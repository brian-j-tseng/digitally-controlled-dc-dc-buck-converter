==> flow/design.v <==
module counter_deadtime(clk,rst,d_n_input,duty_high,duty_low);
input clk,rst;
input[5:0] d_n_input;
output duty_high;
output duty_low;
reg duty_high,duty_low;
reg [5:0] count;
always@(posedge clk or posedge rst) begin
    if(rst) begin
        count<= 0 ;
    end
    else if (count == 6'b11_1111) begin
        count<=0;
    end
    else begin
        count <= count+1;
    end
end
always@(posedge clk or posedge rst) begin
    if(rst) begin
        duty_high <= 0 ;
    end
    else begin
        if (count == 0) begin
            duty_high <= 1 ;
        end
        if (count >= d_n_input) begin
            duty_high <= 0 ;
        end
    end
end
always@(posedge clk or posedge rst) begin
    if(rst) begin
        duty_low <= 0 ;
    end
    else begin
        if (count == 0) begin
            duty_low <= 0 ;
        end
        if (count >= 6'd58) begin
            duty_low <= 0 ;
        end
        else if(count >= (d_n_input+6'd6)) begin
            duty_low <=1;
        end
    end
end
endmodule
---- From RTL to reports: counter_deadtime ----
The steps from the RTL of counter_deadtime to its reports follow in flow order.
Line numbers count from 1 in the design file above.
Operators: Yosys type, input widths -> output width; for muxes data width and select width s.
Library cell names are shortened.
Not given: --
inputs
  design top .............................. counter_deadtime
  clock input ............................. clk
  library ................................. sky130hd
  corner .................................. tt_025C_1v80

---- Elaborated design ----
Counts by Yosys on the flattened word-level netlist (proc, flatten, opt, wreduce; memories kept). Register bits leave out memories and registers merged into their read ports (data or address). Print and check cells are left out. Cells with the same type and inputs are merged into one.
word-level totals
  flip-flop bits (word level) ............. 8
  input port bits ......................... 8
  output and inout port bits .............. 2
  word-level cells ........................ 18
operators by class
  add/sub/neg operators ................... 2
  reduce/logical cells .................... 3
  equality and inequality tests ........... 1
  muxes and demuxes ....................... 6
  magnitude comparators ................... 3
operators with widths
  operator             number
  $ge 6x6->1           2
  $add 6x1->6 const B  1
  $add 6x3->6 const B  1
  $ge 6x6->1 const B   1
  $eq 6x6->1 const B   1
  $logic_not 6->1      1
  $mux 6               1
  $mux 1               5
  $reduce_bool 3->1    1
  $reduce_bool 2->1    1

---- Depth ----
Depth = most cells in a row (Yosys ltp): at word level without a register or memory, in the mapped netlist without a sequential cell, where the memories' decode and read muxes count.
depth
  word-level depth ........................ 4
  ABC_AREA ................................ 0
  gate-level depth with buffers ........... 9
  mapped depth without buffers ............ 9

---- Synthesis result ----
Yosys stat after the flow's synthesis: flattened, memories mapped to cells. It holds for the ABC_AREA given above (unset counts as 0); a run with the other value may have another netlist.
synthesis totals
  area of sequential cells ................ 200.2 µm²
  buffer cells ............................ 0
  flip-flop cells ......................... 8
  cell area after synthesis ............... 671.9 µm²
  cells in the netlist .................... 71
cell types
  cell type  number  total area (µm²)
  dfrtp_1    8       200.192
  ha_1       15      187.68
  inv_1      10      37.536
  xnor2_1    3       26.275
  a21oi_1    5       25.024
  o21ai_0    4       20.019
  o41ai_1    2       17.517
  xor2_1     2       17.517
  nand2_1    4       15.014
  nand3_1    3       15.014
  o21bai_1   2       15.014
  a211oi_2   1       12.512
  nor4_2     1       12.512
  nor2_1     3       11.261
  a221oi_1   1       8.758
  a32oi_1    1       8.758
  a41oi_1    1       8.758
  a21o_1     1       7.507
Other cell types: 4; their cells: 4.

---- Timing after synthesis ----
Path of least setup slack by OpenSTA after synthesis, without wires, with an ideal clock, recovery checks aside; 20% of the period is set as input and as output delay. Where synthesis merged equal registers, the netlist keeps one of their names.
path after synthesis
  kind .................................... in2reg
  start point ............................. input d_n_input[1]
  end point ............................... register duty_low
  period .................................. 2.05 ns
  setup time .............................. 0.146 ns
  required time ........................... 1.904 ns
  path delay .............................. 1.383 ns
  driving pins on the path ................ 9
  slack ................................... 0.257 ns
  path buffers ............................ 0
  arrival ................................. 1.647 ns
  synthesis period reached ................ 1.793 ns
"path delay" is the arrival time less input delay plus setup time.
"driving pins on the path" counts driving pins, that of a launching flip-flop among them; a cell with two outputs on the path counts twice.
"synthesis period reached" = period - worst setup slack (recovery checks aside). The figure is calculated, with input and output delays left at 20% of the set period.
Between the ends stands the longest chain of elaborated cells between them, by number of cells; it is not shown to be the way that was timed. Of several equally long chains one is given.
A line is the first line of the expression or statement that the cell stems from. Yosys adds cells for indexed reads and writes and turns some case tables into memories.
A register here has more assigning lines than the two given.
on the way, after synthesis
  cell sequence ........................... inv_1 > ha_1 > nor3_1 > xnor2_1 > ha_1 > a21oi_1 > o21ai_0 > a221oi_1 > a41oi_1
  cells in the longest elaborated chain ... 4
  elaborated cells on any way between the ends .. 5
ends and longest elaborated chain, after synthesis
  what             RTL line  RTL
  start, declared  3         input[5:0] d_n_input;
  $add 6x3->6      43        else if(count >= (d_n_input+6'd6)) begin
  $ge 6x6->1       43
  $mux 1           43
  $mux 1           40        if (count >= 6'd58) begin
  end, assigned    38        duty_low <= 0 ;
  end, assigned    41        duty_low <= 0 ;
  end, declared    5         output duty_low;

---- Path in the finished layout ----
Path of least setup slack in the final report of run B (OpenROAD, finished layout, wires in). Where an end is a register, its clock arrival counts in the times.
path after layout
  kind .................................... reg2reg
  start point ............................. register count[5]
  end point ............................... register duty_low
  period .................................. 1.08 ns
  required time ........................... 1.21 ns
  arrival ................................. 1.51 ns
  path buffers ............................ 0
  driving pins on the path ................ 6
  setup time .............................. 0.13 ns
  slack ................................... -0.30 ns
Between the ends stands the longest chain of elaborated cells between them, by number of cells; it is not shown to be the way that was timed. Of several equally long chains one is given.
A register here has more assigning lines than the two given.
on the way, after layout
  cell sequence ........................... dfrtp_2 > ha_1 > a21oi_2 > o21ai_1 > a221oi_1 > a41oi_1
  cells in the longest elaborated chain ... 4
  elaborated cells on any way between the ends .. 7
ends and longest elaborated chain, after layout
  what             RTL line  RTL
  start, declared  7         reg [5:0] count;
  start, assigned  10        count<= 0 ;
  start, assigned  16        count <= count+1;
  $logic_not 6->1  37        if (count == 0) begin
  $mux 1           37
  $mux 1           43        else if(count >= (d_n_input+6'd6)) begin
  $mux 1           40        if (count >= 6'd58) begin
  end, assigned    38        duty_low <= 0 ;
  end, assigned    41        duty_low <= 0 ;
  end, declared    5         output duty_low;

Hand-over note for counter_deadtime

Settings and measured results of 2 stored flow runs for module counter_deadtime (sky130hd), not sorted in any way. The constraints put input and output delay at 20% of the set period each and load the outputs with 0.01 pF.
"achieved clock period (ns)" = clock period - worst setup slack. The figure is calculated, with input and output delays left at 20% of the set period.
By "worst setup path time (ns)" is meant the share of the clock period that the worst setup path is allowed (20% is reserved at inputs, 20% at outputs), minus its slack. Clock arrival times at its registers enter into it.
By "finish__power__total" is meant OpenSTA's value without simulated activity: inputs other than the clock are taken to toggle once in ten clock periods, and the tool carries that through the logic.

Flow files of run A
==> flow/run.sh <==
#!/bin/bash
# the make line also repeats the synthesis and layout settings of config.mk as NAME=value (left out here)
make -C /OpenROAD-flow-scripts/flow DESIGN_CONFIG=/design/flow/config.mk WORK_HOME=/design/flow/orfs CLKGATE_MAP_FILE= finish
==> flow/config.mk <==
export PLATFORM = sky130hd
export DESIGN_NAME = counter_deadtime
export DESIGN_NICKNAME = counter_deadtime
export VERILOG_FILES = /design/flow/design.v
export SDC_FILE = /design/flow/constraint.sdc
export NUM_CORES = 4
export LEC_CHECK = 0
export CAP_MARGIN = 5
export CELL_PAD_IN_SITES_DETAIL_PLACEMENT = 2
export CORE_ASPECT_RATIO = 0.74
export CORE_MARGIN = 2
export CORE_UTILIZATION = 35
export CTS_CLUSTER_DIAMETER = 381
export CTS_CLUSTER_SIZE = 65
export GPL_TIMING_DRIVEN = 1
export MAX_ROUTING_LAYER = met5
export PLACE_DENSITY_LB_ADDON = 0.22
export SLEW_MARGIN = 20
export TNS_END_PERCENT = 65
==> flow/constraint.sdc <==
create_clock -name core_clock -period 1.09 [get_ports {clk}]
set_input_delay 0.2180 -clock core_clock [delete_from_list [all_inputs] [get_ports {clk}]]
set_output_delay 0.2180 -clock core_clock [all_outputs]
set_load 0.01 [all_outputs]

report of run A: did not finish, cts, DPL-0033

Flow files of run B
==> flow/run.sh <==
#!/bin/bash
# the make line also repeats the synthesis and layout settings of config.mk as NAME=value (left out here)
make -C /OpenROAD-flow-scripts/flow DESIGN_CONFIG=/design/flow/config.mk WORK_HOME=/design/flow/orfs CLKGATE_MAP_FILE= finish
==> flow/config.mk <==
export PLATFORM = sky130hd
export DESIGN_NAME = counter_deadtime
export DESIGN_NICKNAME = counter_deadtime
export VERILOG_FILES = /design/flow/design.v
export SDC_FILE = /design/flow/constraint.sdc
export NUM_CORES = 4
export LEC_CHECK = 0
export CAP_MARGIN = 20
export CORE_MARGIN = 2
export CORE_UTILIZATION = 40
export SLEW_MARGIN = 20
==> flow/constraint.sdc <==
create_clock -name core_clock -period 1.08 [get_ports {clk}]
set_input_delay 0.2160 -clock core_clock [delete_from_list [all_inputs] [get_ports {clk}]]
set_output_delay 0.2160 -clock core_clock [all_outputs]
set_load 0.01 [all_outputs]

report of run B
yosys chip area after synthesis (um^2): 671.9
finish__design__die__area: 2023.7
finish__design__instance__area__stdcell: 1109.8
finish__design__instance__utilization: 0.7200
finish__timing__setup__ws: -0.302
finish__timing__setup__tns: -0.699
finish__timing__hold__ws: 0.200
finish__power__total: 7.214e-04
achieved clock period (ns): 1.382
worst setup path time (ns): 1.38
worst setup path kind: reg2reg

End of note.
