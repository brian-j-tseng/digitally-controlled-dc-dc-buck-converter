==> flow/design.v <==
`timescale 1ns/1ns
module compensator(clk,reset,e_n_input,d_n_output);
input       clk,reset;
input    [3:0]  e_n_input;
output    [8:0]  d_n_output;
reg [3:0] e_n,e_n_1,e_n_2;
reg [15:0] ae_product,be_product,ce_product,d_n_reg,d_n_1;
wire [15:0] d_n_pre;
wire [3:0] e_n_input;
always@(posedge clk or posedge reset)
begin
  if(reset)
  begin
    e_n <= 4'b0;
    e_n_1 <=4'b0;
    e_n_2 <= 4'b0;
    d_n_1 <=16'b0;
  end
  else
  begin
    e_n <= e_n_input;
    e_n_1 <= e_n;
    e_n_2 <= e_n_1;
    d_n_1 <= d_n_pre;
  end
end
assign d_n_pre = ae_product +be_product + ce_product +d_n_1;
always@(e_n)
begin
  case(e_n)
    4'b1100:
    ae_product=16'b1101101000010100;
    4'b1101:
    ae_product=16'b1110001110001111;
    4'b1110:
    ae_product=16'b1110110100001010;
    4'b1111:
    ae_product=16'b1111011010000101;
    4'b0000:
    ae_product=16'b0000000000000000;
    4'b0001:
    ae_product=16'b0000100101111011;
    4'b0010:
    ae_product=16'b0001001011110110;
    4'b0011:
    ae_product=16'b0001110001110001;
    4'b0100:
    ae_product=16'b0010010111101100;
    default:ae_product=16'd0;
  endcase
end
always@(e_n_1)
begin
  case(e_n_1)
   4'b1100: 
  be_product=16'b0100100010010100;
  4'b1101: 
  be_product=16'b0011011001101111;
  4'b1110:
  be_product=16'b0010010001001010;
  4'b1111:  
  be_product=16'b0001001000100101;
  4'b0000: 
  be_product=16'b0000000000000000;
  4'b0001:
  be_product=16'b1110110111011011;
  4'b0010: 
  be_product=16'b1101101110110110;
  4'b0011: 
  be_product=16'b1100100110010001;
  4'b0100: 
  be_product=16'b1011011101101100;
  default:be_product=16'd0;
  endcase
end
always@(e_n_2)
begin
  case(e_n_2)
  4'b1100: 
  ce_product=16'b1101110100110100;
  4'b1101:   
  ce_product=16'b1110010111100111;
  4'b1110:
  ce_product=16'b1110111010011010;
  4'b1111:  
  ce_product=16'b1111011101001101;
  4'b0000:  
  ce_product=16'b0000000000000000;
  4'b0001:
  ce_product=16'b0000100010110011;
  4'b0010:
  ce_product=16'b0001000101100110;
  4'b0011:
  ce_product=16'b0001101000011001;
  4'b0100:
  ce_product=16'b0010001011001100;
  default:ce_product=16'd0;
  endcase
end
always@(d_n_pre)
begin
  if(d_n_pre[15]==1)
    d_n_reg = 16'b0;
  else if(d_n_pre>16'b0111100110011001)
    d_n_reg = 16'b0111100110011001;
  else
    d_n_reg = d_n_pre;
end
assign d_n_output = d_n_reg[14:6];
endmodule
### Tool chain data of compensator

What the tools print for compensator, step after step.
Line numbers count from 1 in the design file above.
Library cell names are shortened.
Not given: -

| set-up | value |
|---|---|
| top | compensator |
| clock | clk |
| library | sky130hd |
| timing corner | tt_025C_1v80 |

### After elaboration

Counts by Yosys on the flattened word-level netlist (proc, flatten, opt, wreduce; memories kept). Register bits leave out memories and registers merged into their read ports (data or address); mux counts leave out enables and synchronous resets folded into registers. Print and check cells are left out. Cells with the same type and inputs are merged into one.
Yosys's memory passes give these memory sizes; they may raise the number of words (mostly to a power of two), join words into wider ones and drop unused or constant bits.

| bit counts | value |
|---|---|
| register bits | 28 |
| ROM bits | 768 |
| memories | 3 |
| input port bits | 6 |
| output and inout bits | 9 |

| operators by class | value |
|---|---|
| add/subtract/negate cells | 3 |
| $lt $le $gt $ge | 1 |
| multiplexer cells | 2 |

Memory list:

| memory | depth | bits a word | read ports | wr ports | RTL line | RTL |
|---|---|---|---|---|---|---|
| (name not given) | 16 | 16 | 1 | 0 | 78 | `case(e_n_2)` |
| (name not given) | 16 | 16 | 1 | 0 | 54 | `case(e_n_1)` |
| (name not given) | 16 | 16 | 1 | 0 | 30 | `case(e_n)` |

Operator list:

| kind | number |
|---|---|
| adder 16 bit | 3 |
| two-way mux 15 bit | 2 |
| > comparator 16 x 15 -> 1 bit (second input constant) | 1 |

### Logic depth

Depth = most cells in a row (Yosys ltp): at word level without a register or memory, in the mapped netlist without a sequential cell, where the memories' decode and read muxes count.

| logic depth | value |
|---|---|
| depth after elaboration | 6 |
| ABC_AREA | 0 |
| gate-level depth with buffers | 19 |
| gate-level depth less buffers | 18 |

### After synthesis

The flow's flattened synthesis, as Yosys stat reports it; memories are mapped. The netlist is that of the ABC_AREA named above (0 if unset); the other value can give another one.
The area totals of this step are shown rounded.

| synthesis totals | value |
|---|---|
| standard cells after synthesis | 343 |
| chip area (Yosys) | 3000 µm² |
| flip-flops | 28 |
| buffer cells | 8 |

Cells by type:

| cell type | number |
|---|---|
| dfrtp_1 | 28 |
| fa_1 | 30 |
| ha_1 | 31 |
| inv_1 | 74 |
| nand2_1 | 37 |
| xnor2_1 | 11 |
| a21oi_1 | 18 |
| nor2_1 | 23 |
| o21ai_0 | 17 |
| xor2_1 | 8 |
| a22o_1 | 7 |
| a211oi_1 | 5 |
| nor2b_1 | 5 |
| clkbuf_1 | 8 |
| and2_1 | 4 |
| nand2b_1 | 4 |
| a21o_1 | 3 |
| o31ai_1 | 3 |

Other cell types: 21; their cells: 27.

### Path before layout

Source: OpenSTA report_checks on the synthesized netlist (no wires, ideal clock, input and output delay 20% of the period each), path of least setup slack; recovery checks are left aside. Register names are those of the netlist, which keeps one name where synthesis merged equal registers.

| timing path after synthesis | value |
|---|---|
| path kind | register to output |
| start point | register e_n_1[0] |
| end point | output port d_n_output[1] |
| clock period | 7.19 ns |
| external output delay | 1.438 ns |
| data arrival time | 4.380 ns |
| slack | 1.372 ns |
| delay of the path | 4.380 ns |
| driving pins on the path | 16 |
| synthesis period reached | 5.818 ns |

"delay of the path" = arrival - input delay + setup time.
At an output port there is no setup time.
"driving pins on the path" counts driving pins, that of a launching flip-flop among them; a cell with two outputs on the path counts twice.
"synthesis period reached" = period - worst setup slack (recovery checks aside). The figure is calculated, with input and output delays left at 20% of the set period.
Between the ends stands the longest chain of elaborated cells between them, by number of cells; it is not shown to be the way that was timed. Of several equally long chains one is given.
Each line given opens the expression or statement behind the cell; cells for indexed reads and writes are added by Yosys, which also makes memories of some case tables.
The chain passes a memory read, where the word-level depth is cut; so it can be longer than that depth.

| between the ends, after synthesis | value |
|---|---|
| path through | dfrtp_1 > inv_1 > ha_1 > o31ai_1 > fa_1 > inv_1 > fa_1 > inv_1 > ha_1 > nand2_2 > o31ai_4 > o2111ai_2 > or4_1 > o221a_2 > a2111o_1 > a21oi_1 |
| length of the longest elaborated chain | 7 |

Ends and longest elaborated chain, after synthesis:

| element | RTL line | RTL |
|---|---|---|
| from (decl) | 6 | `reg [3:0] e_n,e_n_1,e_n_2;` |
| from (assign) | 15 | `e_n_1 <=4'b0;` |
| from (assign) | 22 | `e_n_1 <= e_n;` |
| memory (16 x 16 bit) | 54 | `case(e_n_1)` |
| adder 16 bit x3 | 27 |  |
| > comparator 16 x 15 -> 1 bit | 104 | `else if(d_n_pre>16'b0111100110011001)` |
| two-way mux 15 bit | 104 |  |
| two-way mux 15 bit | 102 | `if(d_n_pre[15]==1)` |
| to (decl) | 5 | `output    [8:0]  d_n_output;` |

### Timing after layout

From the final timing report of entry B: the path of least setup slack in the routed layout; clock arrival at registers is part of the times.

| timing path after layout | value |
|---|---|
| path kind | register to output |
| start point | register e_n[1] |
| end point | output port d_n_output[1] |
| clock period | 6.31 ns |
| external output delay | 1.26 ns |
| data arrival time | 4.74 ns |
| slack | 0.30 ns |
| driving pins on the path | 18 |

Between the ends stands the longest chain of elaborated cells between them, by number of cells; it is not shown to be the way that was timed. Of several equally long chains one is given.
The chain passes a memory read, where the word-level depth is cut; so it can be longer than that depth.

| between the ends, after layout | value |
|---|---|
| path through | dfrtp_2 > buf_4 > ha_1 > a21oi_1 > a21boi_2 > fa_1 > fa_1 > inv_2 > ha_4 > a211oi_2 > buf_4 > o31ai_4 > o2111ai_2 > or4_4 > o221a_4 > a2111o_1 > a21oi_2 > buf_2 |
| length of the longest elaborated chain | 7 |

Ends and longest elaborated chain, after layout:

| element | RTL line | RTL |
|---|---|---|
| from (decl) | 6 | `reg [3:0] e_n,e_n_1,e_n_2;` |
| from (assign) | 14 | `e_n <= 4'b0;` |
| from (assign) | 21 | `e_n <= e_n_input;` |
| memory (16 x 16 bit) | 30 | `case(e_n)` |
| adder 16 bit x3 | 27 |  |
| > comparator 16 x 15 -> 1 bit | 104 | `else if(d_n_pre>16'b0111100110011001)` |
| two-way mux 15 bit | 104 |  |
| two-way mux 15 bit | 102 | `if(d_n_pre[15]==1)` |
| to (decl) | 5 | `output    [8:0]  d_n_output;` |

Ticket comment

Below are 2 stored runs of the flow (Yosys, OpenROAD; platform sky130hd) on compensator, each with its settings and what was measured, unordered. Constraints: input delay and output delay 20% of the set period each, output load 0.01 pF.
"clock period achieved" is the run's clock period less its worst setup slack. It is reckoned from that one timing run; input and output delays stay at 20% of the period that was set.
"worst setup path time": the worst setup path's part of the clock period (all of it between registers, 20% less for each end at a port) less its slack. A launch clock that arrives late makes it longer, a capture clock that arrives late makes it shorter.
Results are given in rounded form.

#### Entry A

| setting | value |
|---|---|
| period_ns | `9.84` |
| CORE_UTILIZATION | `57` |
| PLACE_DENSITY | `0.69` |
| CELL_PAD_IN_SITES_DETAIL_PLACEMENT | `2` |
| CTS_CLUSTER_SIZE | `76` |
| MIN_ROUTING_LAYER | `met2` |
| MAX_ROUTING_LAYER | `met4` |
| CAP_MARGIN | `20` |
| CORE_MARGIN | `2` |
| SLEW_MARGIN | `20` |

No final report: placement broke off with DPL-0033.

#### Entry B

| setting | value |
|---|---|
| period_ns | `6.31` |
| SETUP_SLACK_MARGIN | `0.26` |
| CAP_MARGIN | `20` |
| CORE_MARGIN | `2` |
| CORE_UTILIZATION | `40` |
| SLEW_MARGIN | `20` |

| result | value |
|---|---|
| chip area after synthesis (Yosys) | 3000 µm² |
| die outline area | 8200 µm² |
| standard-cell area of the final layout | 3900 µm² |
| utilization after routing | 54 % |
| smallest setup slack | 0.30 ns |
| final setup TNS | 0.000 ns |
| worst hold slack in the final report | 0.44 ns |
| clock period achieved | 6.006 ns |
| worst setup path time | 4.74 ns |
| critical path type | register to output |
